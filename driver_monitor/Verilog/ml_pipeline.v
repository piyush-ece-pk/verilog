==> flow/design.v <==
module ml_pipeline(
    input wire clk,rst,
    input wire signed [7:0] accel, jerk, steer,
    input wire [7:0] brake,
    input wire signed [7:0] w0,w1,w2,w3,
    output reg[7:0] score
);
reg signed [15:0] m0,m1,m2,m3;
reg signed [17:0]sum;
always @(posedge clk or negedge rst) begin
    if (rst == 1'b0) begin
        m0 <= 16'd0;
        m1 <= 16'd0;
        m2 <= 16'd0;
        m3 <= 16'd0;
        score <= 8'd0;
        sum <= 18'd0;
    end
    else begin
        m0 <= w0*accel;
        m1 <= w1*jerk;
        m2 <= w2*steer;
        m3 <= w3*brake;
        sum <= m0+m1+m2+m3;
        if (sum < 0) begin
            score <= 8'd0;
        end
        else if (sum>255) begin
            score <= 8'hff;
        end
        else begin
            score <= sum[7:0];
        end
    end
end
endmodule
### Reports on ml_pipeline

Tool output for the design above, in the order of the flow.
Line numbers count from 1 in the design file above.
Operators: Yosys type, input widths -> output width; for muxes data width and select width s.
Cell names lack the library's common part.
Not given: n/a

| set-up | value |
|---|---|
| top module | ml_pipeline |
| clock input | clk |
| standard-cell library | sky130hd |
| corner | tt_025C_1v80 |

### Word level

Yosys after proc, flatten, opt, wreduce and memory -nomap, before mapping. Enables and synchronous resets that opt folds into registers are not counted as muxes. Memory bits, and registers merged into a memory's read port (data or address), are not among the register bits. Print and check cells are not counted. Equal cells are merged and count once.

| cells by class | value |
|---|---|
| multiplexer cells | 2 |
| $add $sub $neg | 3 |
| $lt $le $gt $ge | 2 |
| multiply operators | 4 |

Operators with widths:

| cell | number |
|---|---|
| $mul 8x8->16 | 4 |
| $add 17x16->18 | 1 |
| $lt 18x1->1 const B | 1 |
| $add 18x16->18 | 1 |
| $gt 18x9->1 const B | 1 |
| $add 16x16->17 | 1 |
| $mux 8 | 2 |

| storage and ports | value |
|---|---|
| register bits after elaboration | 90 |
| word-level cells | 17 |

### Depth

Longest topological path by Yosys (ltp), each cell counted once; first at word level (registers and memories cut), then after technology mapping (sequential cells cut; the memories' decode and read muxes count).

| depth | value |
|---|---|
| word-level depth | 3 |
| ABC_AREA | 0 |
| depth in mapped cells | 16 |
| mapped depth without buffers | 16 |

### Synthesis result

Yosys stat after the flow's synthesis: flattened, memories mapped to cells. It holds for the ABC_AREA given above (unset counts as 0); a run with the other value may have another netlist.
The area totals of this step are shown rounded.

Cell types:

| cell | number |
|---|---|
| fa_1 | 234 |
| dfrtp_1 | 90 |
| ha_1 | 140 |
| inv_1 | 309 |
| and2_1 | 184 |
| xnor2_1 | 54 |
| nand2_1 | 69 |
| a21oi_1 | 36 |
| nor2b_1 | 27 |
| nor2_1 | 34 |
| xor2_1 | 13 |
| o21a_1 | 15 |
| o21ai_0 | 19 |
| a211oi_1 | 11 |
| a21o_1 | 11 |
| o21ai_1 | 12 |
| nand2b_1 | 9 |
| nand3_1 | 11 |

Other cell types: 38; their cells: 90.

| mapped netlist | value |
|---|---|
| buffers | 3 |
| flip-flop cells | 90 |
| cell area after synthesis | 13600 µm² |
| area of sequential cells | 2252 µm² |
| mapped cells | 1368 |

### Worst setup path after synthesis

OpenSTA on the mapped netlist: ideal clock, no wires. The path of least setup slack (recovery checks aside). Input and output delay are each 20% of the period. Register names are those of the netlist, which keeps one name where synthesis merged equal registers.

| timing post-synthesis | value |
|---|---|
| kind | input to register |
| start point | input port w1[7] |
| end point | register m1[14] |
| launch time at the first pin | 1.160 ns |
| driving pins on the path | 15 |
| library setup time | 0.072 ns |
| buffers on the path | 0 |
| clock period | 5.8 ns |
| setup slack | 0.965 ns |
| path delay | 3.675 ns |
| input delay | 1.160 ns |
| arrival | 4.763 ns |
| synthesis period reached | 4.835 ns |

"path delay" = arrival - input delay + setup time.
"driving pins on the path" counts driving pins, that of a launching flip-flop among them; a cell with two outputs on the path counts twice.
"synthesis period reached" is the clock period less the worst setup slack; recovery checks do not enter. This is arithmetic on one report: input and output delays are still those of the set period (20% each).
The rows between start and end are the longest chain of elaborated cells between them; the timing report does not say that the signal goes this way. Where chains are equally long, one stands for them.
A line is the first line of the expression or statement that the cell stems from. Yosys adds cells for indexed reads and writes and turns some case tables into memories.

| between the ends, post-synthesis | value |
|---|---|
| path through | and2_1 -> ha_1 -> inv_1 -> fa_1 -> inv_1 -> fa_1 -> inv_1 -> fa_1 -> inv_1 -> ha_1 -> or3_1 -> o22ai_2 -> a31oi_1 -> or4b_1 -> nand4b_1 |
| cells in the longest elaborated chain | 1 |

RTL lines, path post-synthesis:

| what | RTL line | text |
|---|---|---|
| start: declaration | 5 | `input wire signed [7:0] w0,w1,w2,w3,` |
| $mul 8x8->16 | 21 | `m1 <= w1*jerk;` |
| end: assignment | 13 | `m1 <= 16'd0;` |
| end: assignment | 21 |  |
| end: declaration | 8 | `reg signed [15:0] m0,m1,m2,m3;` |

### Timing after layout

From the final timing report of flow run 1: the path of least setup slack in the routed layout; clock arrival at registers is part of the times.

| timing post-layout | value |
|---|---|
| kind | input to register |
| start point | input port w1[3] |
| end point | register m1[14] |
| launch time at the first pin | 0.95 ns |
| arrival | 4.66 ns |
| driving pins on the path | 14 |
| input delay | 0.95 ns |
| setup slack | 0.36 ns |
| buffers on the path | 1 |
| clock period | 4.75 ns |
| library setup time | 0.06 ns |

The rows between start and end are the longest chain of elaborated cells between them; the timing report does not say that the signal goes this way. Where chains are equally long, one stands for them.

| between the ends, post-layout | value |
|---|---|
| path through | buf_8 -> and2_4 -> fa_1 -> fa_1 -> fa_1 -> inv_2 -> fa_1 -> inv_1 -> ha_2 -> or3_4 -> o22ai_4 -> a31oi_4 -> or4b_4 -> nand4b_1 |
| cells in the longest elaborated chain | 1 |

RTL lines, path post-layout:

| what | RTL line | text |
|---|---|---|
| start: declaration | 5 | `input wire signed [7:0] w0,w1,w2,w3,` |
| $mul 8x8->16 | 21 | `m1 <= w1*jerk;` |
| end: assignment | 13 | `m1 <= 16'd0;` |
| end: assignment | 21 |  |
| end: declaration | 8 | `reg signed [15:0] m0,m1,m2,m3;` |

Ticket comment

Module ml_pipeline, platform sky130hd: 2 stored runs of the flow (Yosys, OpenROAD) with differing settings, in no particular order. Input and output delays are each 20% of the period that was set; the output load is 0.01 pF.
"clock period achieved": clock period set for the run, less the worst setup slack. It is reckoned from that one timing run; input and output delays stay at 20% of the period that was set.
"allowed time less slack (worst setup path)" = time allowed to the worst setup path (clock period - input delay - output delay, where it has them) - its slack; a late launch clock adds to it, a late capture clock takes from it.
Values from the reports are rounded here.
A setting shown as - is not set for that run.

| item | flow run 1 | flow run 2 |
|---|---|---|
| period_ns | 4.75 | 4.53 |
| SETUP_SLACK_MARGIN | 1.1 | -0.31 |
| CAP_MARGIN | 20 | 20 |
| CORE_MARGIN | 2 | 9 |
| CORE_UTILIZATION | 40 | 54 |
| SLEW_MARGIN | 20 | 20 |
| PLACE_DENSITY | - | 0.82 |
| HOLD_SLACK_MARGIN | - | -0.03 |
| CORE_ASPECT_RATIO | - | 1.73 |
| CELL_PAD_IN_SITES_GLOBAL_PLACEMENT | - | 1 |
| CELL_PAD_IN_SITES_DETAIL_PLACEMENT | - | 0 |
| TNS_END_PERCENT | - | 20 |
| GPL_TIMING_DRIVEN | - | 0 |
| GPL_ROUTABILITY_DRIVEN | - | 0 |
| CTS_CLUSTER_SIZE | - | 86 |
| CTS_CLUSTER_DIAMETER | - | 337 |
| smallest hold slack (ns) | 0.490 | 0.487 |
| clock period achieved (ns) | 4.386 | 4.768 |
| worst setup slack after layout (ns) | 0.364 | -0.238 |
| setup total negative slack (ns) | 0.000 | -1.475 |
| standard-cell area after layout (µm²) | 18320 | 15130 |
| utilization in the final report (%) | 54.6 | 61.0 |
| total die area (µm²) | 35480 | 31430 |
| allowed time less slack (worst setup path) (ns) | 3.44 | 3.86 |
| worst path kind | input to register | input to register |
| mapped cell area after synthesis (µm²) | 13600 | 13600 |
