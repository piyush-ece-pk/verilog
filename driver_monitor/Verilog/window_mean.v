==> flow/design.v <==
module window_mean(
    input wire clk,rst,
    input wire [7:0] score, 
    output reg [7:0] avg
);
reg [7:0] buff [0:7];
reg [10:0] sum;
integer i;
always @(posedge clk or negedge rst) begin  
    if (rst == 1'b0) begin
        sum <= 11'd0;
        avg <= 11'd0;
        for (i=0;i<8;i=i+1)
            buff[i] <= 0;
    end
    else begin
        sum <= sum - buff[7] + score;
        for (i=7;i>0;i=i-1) 
            buff[i] <= buff[i-1];
        buff[0] <= score;
        avg <= sum >> 3;
    end
end
endmodule 
Tool chain data of window_mean
What the tools print for window_mean, step after step.
Line numbers count from 1 in the design file above.
Operators: Yosys type, input widths -> output width; for muxes data width and select width s.
Not given: n/a
Set-up
  top module: window_mean
  clock input: clk
  cell library: sky130hd
  corner: tt_025C_1v80

Word-level counts
Yosys after proc, flatten, opt, wreduce and memory -nomap, before mapping. Enables and synchronous resets that opt folds into registers are not counted as muxes. Print and check cells are not counted. Equal cells are merged and count once.
Operators by class
  add/subtract/negate cells: 2
Operators by type and width (number)
  $add 11x8->11: 1
  $sub 11x8->11: 1
Storage and ports
  cells after elaboration: 12
  register bits after elaboration: 83
  input port bits: 10

Longest topological paths
Yosys ltp: most cells in a row. Word level: on the elaborated netlist, between registers, memories and ports. Mapped: between sequential cells and ports; inverters and the memories' decode and read muxes count.
Logic depth
  word-level depth: 2
  ABC_AREA: 1
  gate-level depth with buffers: 12
  depth with buffers taken out: 12

Synthesis result
Source: synth_stat.txt of the flow (Yosys; design flattened, memories mapped). It holds for the ABC_AREA given above (unset counts as 0); a run with the other value may have another netlist.
Cells by type
  sky130_fd_sc_hd__dfrtp_1: number 83, area in all 2.08E+03 um^2
  sky130_fd_sc_hd__inv_1: number 47, area in all 176.419 um^2
  sky130_fd_sc_hd__fa_1: number 8, area in all 160.154 um^2
  sky130_fd_sc_hd__nand2_1: number 41, area in all 153.898 um^2
  sky130_fd_sc_hd__ha_1: number 11, area in all 137.632 um^2
  sky130_fd_sc_hd__nand3_1: number 10, area in all 50.048 um^2
  sky130_fd_sc_hd__xor2_1: number 4, area in all 35.034 um^2
  sky130_fd_sc_hd__nor2_1: number 9, area in all 33.782 um^2
  sky130_fd_sc_hd__a21oi_1: number 4, area in all 20.019 um^2
  sky130_fd_sc_hd__xnor2_1: number 2, area in all 17.517 um^2
  sky130_fd_sc_hd__nand4_1: number 2, area in all 12.512 um^2
  sky130_fd_sc_hd__nand3_2: number 1, area in all 10.01 um^2
  sky130_fd_sc_hd__nand2_2: number 1, area in all 6.256 um^2
  sky130_fd_sc_hd__nor2_2: number 1, area in all 6.256 um^2
  sky130_fd_sc_hd__or2_2: number 1, area in all 6.256 um^2
Mapped netlist
  cells in the netlist: 225
  flip-flops: 83
  synthesis area: 2902.8 um^2
  area of sequential cells: 2077.0 um^2

Timing after synthesis
OpenSTA on the mapped netlist: ideal clock, no wires. The path of least setup slack (recovery checks aside). Input and output delay are each 20% of the period. Register names are those of the netlist, which keeps one name where synthesis merged equal registers.
Timing path after synthesis
  kind: input to register
  start point: in (no name shown)
  end point: reg sum[8]
  clock period: 4.58 ns
  slack: 2.077 ns
  launch time at the first pin: 0.916 ns
  path delay: 1.588 ns
  driving pins on the path: 10
  input delay: 0.916 ns
  arrival: 2.387 ns
  setup time: 0.117 ns
  period reached after synthesis: 2.503 ns
"path delay" is the arrival time less input delay plus setup time.
"driving pins on the path" counts driving pins, that of a launching flip-flop among them; a cell with two outputs on the path counts twice.
"period reached after synthesis" = period - worst setup slack (recovery checks aside). The figure is calculated, with input and output delays left at 20% of the set period.
The rows between start and end are the longest chain of elaborated cells between them; the timing report does not say that the signal goes this way. Where chains are equally long, one stands for them.
Each line given opens the expression or statement behind the cell; cells for indexed reads and writes are added by Yosys, which also makes memories of some case tables.
Between the ends, after synthesis
  cells stage by stage: sky130_fd_sc_hd__inv_1 > sky130_fd_sc_hd__fa_1 > sky130_fd_sc_hd__inv_1 > sky130_fd_sc_hd__fa_1 > sky130_fd_sc_hd__nand2_1 > sky130_fd_sc_hd__nand3_1 > sky130_fd_sc_hd__nand3_1 > sky130_fd_sc_hd__nand2_1 > sky130_fd_sc_hd__nand2_1 > sky130_fd_sc_hd__nand2_1
  length of the longest elaborated chain: 1
  elaborated cells between the ends (all ways): 1
  source lines of those cells: 1
  those cells by class: 1 x add/sub
RTL lines, path after synthesis
  from (decl): line 3
  $add 11x8->11: line 17
  to (assign): line 11  | sum <= 11'd0;
  to (assign): line 17
  to (decl): line 7  | reg [10:0] sum;

Worst path after layout
From the final timing report of record 2: the path of least setup slack in the routed layout; clock arrival at registers is part of the times.
Timing path post-layout
  kind: register to register
  start point: reg buff[7][5]
  end point: reg sum[6]
  arrival: 2.11 ns
  clock period: 1.98 ns
  driving pins on the path: 8
  setup time: 0.11 ns
  slack: 0.09 ns
  launch time at the first pin: 0.33 ns
The rows between start and end are the longest chain of elaborated cells between them; the timing report does not say that the signal goes this way. Where chains are equally long, one stands for them.
Between the ends, post-layout
  cells stage by stage: sky130_fd_sc_hd__dfrtp_1 > sky130_fd_sc_hd__fa_1 > sky130_fd_sc_hd__inv_2 > sky130_fd_sc_hd__ha_4 > sky130_fd_sc_hd__a21oi_4 > sky130_fd_sc_hd__buf_4 > sky130_fd_sc_hd__nand3_2 > sky130_fd_sc_hd__xor2_1
  length of the longest elaborated chain: 2
  elaborated cells between the ends (all ways): 2
  source lines of those cells: 1
  those cells by class: 2 x add/sub
RTL lines, path post-layout
  from (decl): line 6  | reg [7:0] buff [0:7];
  from (assign): line 14  | buff[i] <= 0;
  from (assign): line 19  | buff[i] <= buff[i-1];
  $sub 11x8->11: line 17
  $add 11x8->11: line 17
  to (assign): line 11  | sum <= 11'd0;
  to (assign): line 17
  to (decl): line 7  | reg [10:0] sum;

Module window_mean, platform sky130hd: 2 stored runs of the flow (Yosys, OpenROAD) with differing settings, in no particular order. Input and output delays are each 20% of the period that was set; the output load is 0.01 pF.
"finish__power__total" is the tool's figure for a default switching activity; nothing was simulated.

Flow files of record 1
==> flow/run.sh <==
#!/bin/bash
# the make line also repeats the synthesis and layout settings of config.mk as NAME=value (left out here)
make -C /OpenROAD-flow-scripts/flow DESIGN_CONFIG=/design/flow/config.mk WORK_HOME=/design/flow/orfs CLKGATE_MAP_FILE= finish
==> flow/config.mk <==
export PLATFORM = sky130hd
export DESIGN_NAME = window_mean
export DESIGN_NICKNAME = window_mean
export VERILOG_FILES = /design/flow/design.v
export SDC_FILE = /design/flow/constraint.sdc
export NUM_CORES = 4
export LEC_CHECK = 0
export ABC_AREA = 0
export CAP_MARGIN = 20
export CELL_PAD_IN_SITES_DETAIL_PLACEMENT = 2
export CORE_MARGIN = 10
export CORE_UTILIZATION = 58
export CTS_CLUSTER_DIAMETER = 320
export GPL_ROUTABILITY_DRIVEN = 0
export GPL_TIMING_DRIVEN = 0
export MAX_ROUTING_LAYER = met5
export MIN_ROUTING_LAYER = met2
export PLACE_DENSITY_LB_ADDON = 0.18
export SLEW_MARGIN = 20
export TNS_END_PERCENT = 10
==> flow/constraint.sdc <==
create_clock -name core_clock -period 2.46 [get_ports {clk}]
set_input_delay 0.4920 -clock core_clock [delete_from_list [all_inputs] [get_ports {clk}]]
set_output_delay 0.4920 -clock core_clock [all_outputs]
set_load 0.01 [all_outputs]

report of record 1: did not finish, place, DPL-0033

Flow files of record 2
==> flow/run.sh <==
#!/bin/bash
# the make line also repeats the synthesis and layout settings of config.mk as NAME=value (left out here)
make -C /OpenROAD-flow-scripts/flow DESIGN_CONFIG=/design/flow/config.mk WORK_HOME=/design/flow/orfs CLKGATE_MAP_FILE= finish
==> flow/config.mk <==
export PLATFORM = sky130hd
export DESIGN_NAME = window_mean
export DESIGN_NICKNAME = window_mean
export VERILOG_FILES = /design/flow/design.v
export SDC_FILE = /design/flow/constraint.sdc
export NUM_CORES = 4
export LEC_CHECK = 0
export ABC_AREA = 1
export CAP_MARGIN = 20
export CELL_PAD_IN_SITES_GLOBAL_PLACEMENT = 2
export CORE_ASPECT_RATIO = 1.02
export CORE_MARGIN = 2
export CORE_UTILIZATION = 19
export CTS_CLUSTER_SIZE = 20
export GPL_ROUTABILITY_DRIVEN = 0
export GPL_TIMING_DRIVEN = 0
export MAX_ROUTING_LAYER = met5
export PLACE_DENSITY_LB_ADDON = 0.2
export SETUP_SLACK_MARGIN = 0.46
export SLEW_MARGIN = 20
==> flow/constraint.sdc <==
create_clock -name core_clock -period 1.98 [get_ports {clk}]
set_input_delay 0.3960 -clock core_clock [delete_from_list [all_inputs] [get_ports {clk}]]
set_output_delay 0.3960 -clock core_clock [all_outputs]
set_load 0.01 [all_outputs]

report of record 2
yosys chip area after synthesis (um^2): 2902.8
finish__design__die__area: 16282.8
finish__design__instance__utilization: 0.2637
finish__timing__setup__ws: 0.087
finish__timing__setup__tns: 0.000
finish__timing__hold__ws: 0.317
finish__power__total: 6.600e-03
