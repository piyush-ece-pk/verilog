==> flow/design.v <==
module uart_rx(clk,rst,rx,data_out,rx_done,parity_err);
input wire clk,rst;
input wire rx;
output reg parity_err;
output reg rx_done;
output reg[7:0] data_out;
parameter clk_freq = 1000000;
parameter baudrate = 9600;
localparam bits_per_clk = clk_freq/baudrate;
localparam mid_sample = bits_per_clk/2;
localparam 
idle = 3'd0,
start = 3'd1,
data_bit = 3'd2,
parity_bit = 3'd3,
stop1 = 3'd4,
stop2 = 3'd5,
done = 3'd6;
reg [7:0] data;
reg parity;
reg [7:0] clk_count;
reg [3:0] bit_index;
reg [2:0] state;
always @(posedge clk or negedge rst) 
begin   
    if (rst == 1'b0) begin
        clk_count <= 8'b0;
        bit_index <= 4'd0;
        state <= idle;
        rx_done <= 1'b0;
        data <= 8'b0;
        parity_err <= 1'b0;
    end
    else begin
        case (state)
            idle : begin    
                rx_done <= 1'b0;
                data_out <= 8'b0;
                if (rx == 1'b0) begin   
                    clk_count <= 8'b0;
                    bit_index <= 4'b0;
                    state <= start;
                end
            end
            start : begin
                clk_count <= clk_count+1;
                if (clk_count == mid_sample) begin
                    if (rx == 1'b0) begin
                        clk_count <= 8'b0;
                        bit_index <= 4'd0;
                        state <= data_bit;
                    end
                    else begin
                        state <= idle;
                    end
                end
            end
            data_bit : begin
                clk_count <= clk_count+1;
                if (clk_count == mid_sample) begin
                    data[bit_index] <= rx;
                end
                if  (clk_count == bits_per_clk-1) begin
                    clk_count <= 8'b0;
                    if (bit_index == 4'd7) begin
                        state <= parity_bit;
                    end
                    else begin
                        bit_index <= bit_index+1;
                    end
                end
            end
            parity_bit : begin
                clk_count <= clk_count+1;
                if (clk_count==mid_sample) begin
                    parity <= rx;
                end
                if (clk_count == bits_per_clk-1) begin
                    clk_count <= 8'b0;
                    state <= stop1;
                    end
            end
            stop1 : begin
                clk_count <= clk_count+1;
                if (clk_count == mid_sample && rx!=1) begin
                    state <= idle;
                end
                if (clk_count == bits_per_clk-1) begin
                    clk_count <= 8'b0;
                    state <= stop2;
                end
            end
            stop2 : begin
                clk_count <= clk_count+1;
                if (clk_count == mid_sample && rx!=1) begin
                    state <= idle;
                end
                if (clk_count == bits_per_clk-1) begin
                    clk_count <= 8'b0;
                    state <= done;
                end
            end
            done : begin
                data_out <= data;
                parity_err <= (parity != ^data);
                rx_done <= 1'b1;
                state <= idle;
            end
        endcase
    end
end
endmodule
module uart_top(clk,rst,tx,tx_done,data_in,tx_start,data_out,rx_done,parity_err);
input wire clk,rst;
input wire tx_start;
input wire[7:0] data_in;
output wire tx;
output wire tx_done;
output wire[7:0] data_out;
output wire rx_done;
output wire parity_err;
wire uart_int;
uart_tx tx_inst(
    .clk(clk),
    .rst(rst),
    .tx(uart_int),
    .tx_done(tx_done),
    .data_in(data_in),
    .tx_start(tx_start)
);
uart_rx rx_inst(
    .clk(clk),
    .rst(rst),
    .rx(uart_int),
    .data_out(data_out),
    .rx_done(rx_done),
    .parity_err(parity_err)
);
assign tx = uart_int;
endmodule
module uart_tx(clk,rst,tx,tx_done,data_in,tx_start);
output reg tx;
output reg tx_done;
input wire clk,rst;
input wire [7:0] data_in;
input wire tx_start;
parameter clk_freq = 1000000;
parameter baudrate = 9600;
localparam bits_per_clk = (clk_freq/baudrate);
localparam
idle = 3'd0,
start = 3'd1,
data_bit = 3'd2,
parity_bit = 3'd3,
stop1 = 3'd4,
stop2 = 3'd5,
done = 3'd6;
reg [2:0] state;
reg [7:0] clk_count;
reg [3:0] bit_index;
reg parity;
reg [7:0] data;
always @(posedge clk or negedge rst) 
begin
    if (rst == 1'b0) begin
        tx <= 1'b1;
        clk_count <= 8'b0;
        state <= idle;
        tx_done <= 1'b0;
        bit_index <= 4'b0;
        parity <= 1'b0;
        data <= 8'b0;
    end
    else begin
        case (state)
            idle : begin    
                tx <= 1'b1;
                clk_count <= 8'b0;
                tx_done <= 1'b0;
                if (tx_start) begin
                    data <= data_in;
                    parity <= ^data_in;
                    clk_count <= 8'b0;
                    bit_index <= 4'b0;
                    state <= start;
                end
            end
            start : begin
                tx <= 1'b0;
                clk_count <= clk_count+1;
                if (clk_count == bits_per_clk-1) begin
                    clk_count <= 8'b0;
                    state <= data_bit;
                end
            end
            data_bit : begin
                tx <= data[bit_index];
                clk_count <= clk_count+1;
                if (clk_count == bits_per_clk-1) begin
                    clk_count <= 8'b0;
                    if (bit_index == 4'd7) begin
                        state <= parity;
                    end
                    else begin
                        bit_index <= bit_index+1;
                    end
                end
            end
            parity_bit : begin
                tx <= parity;
                clk_count <= clk_count+1;
                if (clk_count== bits_per_clk-1) begin
                    clk_count <= 8'b0;
                    state <= stop1;
                end
            end
            stop1 : begin
                tx <= 1'b1;
                clk_count <= clk_count+1;
                if (clk_count==bits_per_clk-1) begin
                    clk_count <= 8'b0;
                    state <= stop2;
                end
            end
            stop2 : begin
                tx <= 1'b1;
                clk_count <= clk_count+1;
                if (clk_count==bits_per_clk-1) begin
                    clk_count <= 8'b0;
                    state <= done;
                end
            end
            done : begin
                tx_done <= 1'b1;
                state <= idle;
            end
        endcase
    end
end
endmodule
==> Reports on uart_top <==
What the tools print for uart_top, step after step.
Line numbers count from 1 in the design file above.
Operators: Yosys type, input widths -> output width; for muxes data width and select width s.
Library cell names are shortened.
{ "inputs": {"top_module": "uart_top", "clock": "clk", "cell_library": "sky130hd", "pvt_corner": "tt_025C_1v80"} }

==> Elaborated design <==
Source: Yosys, flattened and elaborated, memories not mapped. Widths are those after wreduce. Registers that Yosys merges into a memory's read port (data or address) are not register bits. Print and check cells do not count. Equal cells are merged and count once.
{ "word_totals": {"input_bits": 11, "wordCells": 123, "out_inout_bits": 12, "ff_bits": 60} }
{ "classes": {"n_logic": 4, "shift": 3, "add_sub_neg": 5, "n_reduce_logical": 26, "n_eq": 32, "n_mux": 38} }
{ "op_table": {"columns": ["operator", "count"], "rows": [
  ["$mux 3", 15],
  ["$pmux 3 s7", 2],
  ["$mux 8", 5],
  ["$pmux 8 s2", 2],
  ["$mux 4", 7],
  ["$pmux 8 s3", 1],
  ["$ne 2x1->1 const B", 10],
  ["$eq 3x3->1 const B", 6],
  ["$add 8x1->8 const B", 2],
  ["$eq 8x7->1 const B", 2],
  ["$reduce_xor 8->1", 2],
  ["$reduce_bool 7->1", 2],
  ["$eq 3x2->1 const B", 4],
  ["$reduce_bool 6->1", 2],
  ["$pmux 4 s3", 1],
  ["$shift 1x5->8", 1],
  ["$shift 1x5->8 const A", 1],
  ["$ne 2x2->1 const B", 4],
  ["$reduce_and 2->1", 4],
  ["$add 4x1->4 const B", 2],
  ["$eq 4x3->1 const B", 2],
  ["$reduce_and 4->1", 2],
  ["$shiftx 8x4->1", 1],
  ["$eq 8x6->1 const B", 1],
  ["$and 8x8->8", 1],
  ["$or 8x8->8", 1],
  ["$not 8->8", 1],
  ["$reduce_and 8->1", 1]
]} }
Not listed: further kinds 18, cells in them 23.

==> Depth <==
Yosys ltp: most cells in a row. Word level: on the elaborated netlist, between registers, memories and ports. Mapped: between sequential cells and ports; inverters and the memories' decode and read muxes count.
{ "logic_depth": {"depth_word": 5, "abc_area": 0, "ltp_mapped": 8, "depth_no_buf": 7} }

==> Synthesis result <==
The flow's flattened synthesis, as Yosys stat reports it; memories are mapped. The netlist is that of the ABC_AREA named above (0 if unset); the other value can give another one.
{ "types": {"columns": ["cell", "count", "type_area_um2"], "rows": [
  ["dfrtp_1", 53, 1.33E+03],
  ["edfxtp_1", 9, 270.259],
  ["xnor2_1", 20, 175.168],
  ["mux2_2", 14, 157.651],
  ["o21ai_0", 29, 145.139],
  ["nand2_1", 31, 116.362],
  ["ha_1", 9, 112.608],
  ["nor2_1", 25, 93.84],
  ["nand3_1", 14, 70.067],
  ["and2_1", 10, 62.56],
  ["inv_1", 15, 56.304],
  ["dfstp_2", 2, 52.55],
  ["a21oi_1", 9, 45.043],
  ["mux4_2", 2, 45.043],
  ["xor2_1", 5, 43.792],
  ["nor3_1", 7, 35.034],
  ["clkbuf_1", 9, 33.782],
  ["and3_1", 4, 25.024]
]} }
Other cell types: 33; their cells: 52.
{ "synth_totals": {"sequential_area_um2": 1649.1, "ffs": 64, "n_buf": 11, "stdcells": 319, "area_um2": 3295.7} }
By module: a second synthesis without flattening, with its own total; a netlist apart from the flattened one above.
{ "unflattened": {"hier_cells": 337, "hier_area_um2": 3540.9} }
Rows give one instance, submodules left out.
{ "modules": {"columns": ["mod", "mod_area_um2", "instances", "cells", "mod_seq_area_um2"], "rows": [
  ["uart_rx", 2112.0, 1, 204, 997.2],
  ["uart_tx", 1428.9, 1, 133, 651.9],
  ["uart_top", 0.0, 1, 0, 0.0]
]} }

==> Path before layout <==
OpenSTA on the mapped netlist: ideal clock, no wires. The path of least setup slack (recovery checks aside). Input and output delay are each 20% of the period. Register names are those of the netlist, which keeps one name where synthesis merged equal registers.
{ "synth_path": {"path_type": "flip-flop to flip-flop", "startpoint": "register tx_inst.state[0]", "endpoint": "register tx_inst.data[2]", "t_arrival_ns": 1.878, "slack_ns": 0.367, "stages": 8, "clock_period_ns": 2.37, "t_first_pin_ns": 0.000, "path_buffers": 3, "delay_ns": 2.003, "setup_time_ns": 0.125, "t_required_ns": 2.245, "synth_period_reached_ns": 2.003} }
"delay_ns" = arrival - input delay + setup time.
"stages" counts driving pins, that of a launching flip-flop among them; a cell with two outputs on the path counts twice.
"synth_period_reached_ns" = period - worst setup slack (recovery checks aside). The figure is calculated, with input and output delays left at 20% of the set period.
Between the ends stands the longest chain of elaborated cells between them, by number of cells; it is not shown to be the way that was timed. Of several equally long chains one is given.
A line is the first line of the expression or statement that the cell stems from. Yosys adds cells for indexed reads and writes and turns some case tables into memories.
A register here has more assigning lines than the two given.
{ "synth_via": {"cell_sequence": "dfrtp_1 or2_2 clkbuf_1 nor2_1 and2_1 clkbuf_1 buf_4 mux2_2", "elab_chain_len": 2, "cells_between": 2, "lines_between": 1, "classes_between": "2 x reduce/logical"} }
{ "synth_rtl": {"columns": ["element", "line", "text"], "rows": [
  ["start, declared", 158, "reg [2:0] state;"],
  ["start, assigned", 168, "state <= idle;"],
  ["start, assigned", 185, "state <= start;"],
  ["$logic_not 3->1", 175, "case (state)"],
  ["$reduce_and 2->1", null, null],
  ["end, assigned", 172, "data <= 8'b0;"],
  ["end, assigned", 181, "data <= data_in;"],
  ["end, declared", 162, "reg [7:0] data;"]
]} }

==> Path in the finished layout <==
From the final timing report of job 1: the path of least setup slack in the routed layout; clock arrival at registers is part of the times.
{ "layout_path": {"path_type": "flip-flop to flip-flop", "startpoint": "register rx_inst.clk_count[2]", "endpoint": "register rx_inst.data[4]", "stages": 6, "t_required_ns": 3.01, "slack_ns": 0.49, "clock_period_ns": 2.79, "t_first_pin_ns": 0.34, "path_buffers": 0, "t_arrival_ns": 2.52, "setup_time_ns": 0.11} }
Between the ends stands the longest chain of elaborated cells between them, by number of cells; it is not shown to be the way that was timed. Of several equally long chains one is given.
A register here has more assigning lines than the two given.
{ "layout_via": {"cell_sequence": "dfrtp_1 or3b_1 nor2_1 nand4_1 nor3_2 mux2_2", "elab_chain_len": 2, "cells_between": 2, "classes_between": "1 x eq/ne; 1 x reduce/logical"} }
{ "layout_rtl": {"columns": ["element", "line", "text"], "rows": [
  ["start, declared", 21, "reg [7:0] clk_count;"],
  ["start, assigned", 46, "clk_count <= clk_count+1;"],
  ["start, assigned", 59, "clk_count <= clk_count+1;"],
  ["$eq 8x6->1", 60, "if (clk_count == mid_sample) begin"],
  ["$reduce_and 2->1", null, null],
  ["end, assigned", 31, "data <= 8'b0;"],
  ["end, assigned", 61, "data[bit_index] <= rx;"],
  ["end, declared", 19, "reg [7:0] data;"]
]} }

==> results <==
Module uart_top, platform sky130hd: 2 stored runs of the flow (Yosys, OpenROAD) with differing settings, in no particular order. Input and output delays are each 20% of the period that was set; the output load is 0.01 pF.
"timing.achieved_period_ns" is the run's clock period less its worst setup slack. It is reckoned from that one timing run; input and output delays stay at 20% of the period that was set.
"worst_path_time_ns": the worst setup path's part of the clock period (all of it between registers, 20% less for each end at a port) less its slack. A launch clock that arrives late makes it longer, a capture clock that arrives late makes it shorter.

Job 1
==> flow/run.sh <==
#!/bin/bash
# the make line also repeats the synthesis and layout settings of config.mk as NAME=value (left out here)
make -C /OpenROAD-flow-scripts/flow DESIGN_CONFIG=/design/flow/config.mk WORK_HOME=/design/flow/orfs CLKGATE_MAP_FILE= finish
==> flow/config.mk <==
export PLATFORM = sky130hd
export DESIGN_NAME = uart_top
export DESIGN_NICKNAME = uart_top
export VERILOG_FILES = /design/flow/design.v
export SDC_FILE = /design/flow/constraint.sdc
export NUM_CORES = 4
export LEC_CHECK = 0
export CAP_MARGIN = 20
export CORE_ASPECT_RATIO = 0.55
export CORE_MARGIN = 2
export CORE_UTILIZATION = 57
export CTS_CLUSTER_SIZE = 53
export PLACE_DENSITY_LB_ADDON = 0.23
export SETUP_SLACK_MARGIN = 0.05
export SLEW_MARGIN = 20
==> flow/constraint.sdc <==
create_clock -name core_clock -period 2.79 [get_ports {clk}]
set_input_delay 0.5580 -clock core_clock [delete_from_list [all_inputs] [get_ports {clk}]]
set_output_delay 0.5580 -clock core_clock [all_outputs]
set_load 0.01 [all_outputs]

==> results of job 1, as JSON <==
{
  "synth_chip_area_um2": 3295.7,
  "die_area_um2": 6433.4,
  "finalUtil_frac": 0.679,
  "final_setup_ws_ns": 0.490,
  "tns_ns": 0.000,
  "timing.achieved_period_ns": 2.300,
  "worst_path_time_ns": 2.30,
  "path_kind": "flip-flop to flip-flop"
}

Job 2
==> flow/run.sh <==
#!/bin/bash
# the make line also repeats the synthesis and layout settings of config.mk as NAME=value (left out here)
make -C /OpenROAD-flow-scripts/flow DESIGN_CONFIG=/design/flow/config.mk WORK_HOME=/design/flow/orfs CLKGATE_MAP_FILE= finish
==> flow/config.mk <==
export PLATFORM = sky130hd
export DESIGN_NAME = uart_top
export DESIGN_NICKNAME = uart_top
export VERILOG_FILES = /design/flow/design.v
export SDC_FILE = /design/flow/constraint.sdc
export NUM_CORES = 4
export LEC_CHECK = 0
export CAP_MARGIN = 20
export CORE_MARGIN = 2
export CORE_UTILIZATION = 40
export SLEW_MARGIN = 20
==> flow/constraint.sdc <==
create_clock -name core_clock -period 1.63 [get_ports {clk}]
set_input_delay 0.3260 -clock core_clock [delete_from_list [all_inputs] [get_ports {clk}]]
set_output_delay 0.3260 -clock core_clock [all_outputs]
set_load 0.01 [all_outputs]

==> results of job 2, as JSON <==
{
  "synth_chip_area_um2": 3295.7,
  "die_area_um2": 8981.4,
  "finalUtil_frac": 0.586,
  "final_setup_ws_ns": -0.218,
  "tns_ns": -2.112,
  "timing.achieved_period_ns": 1.848,
  "worst_path_time_ns": 1.85,
  "path_kind": "flip-flop to flip-flop"
}
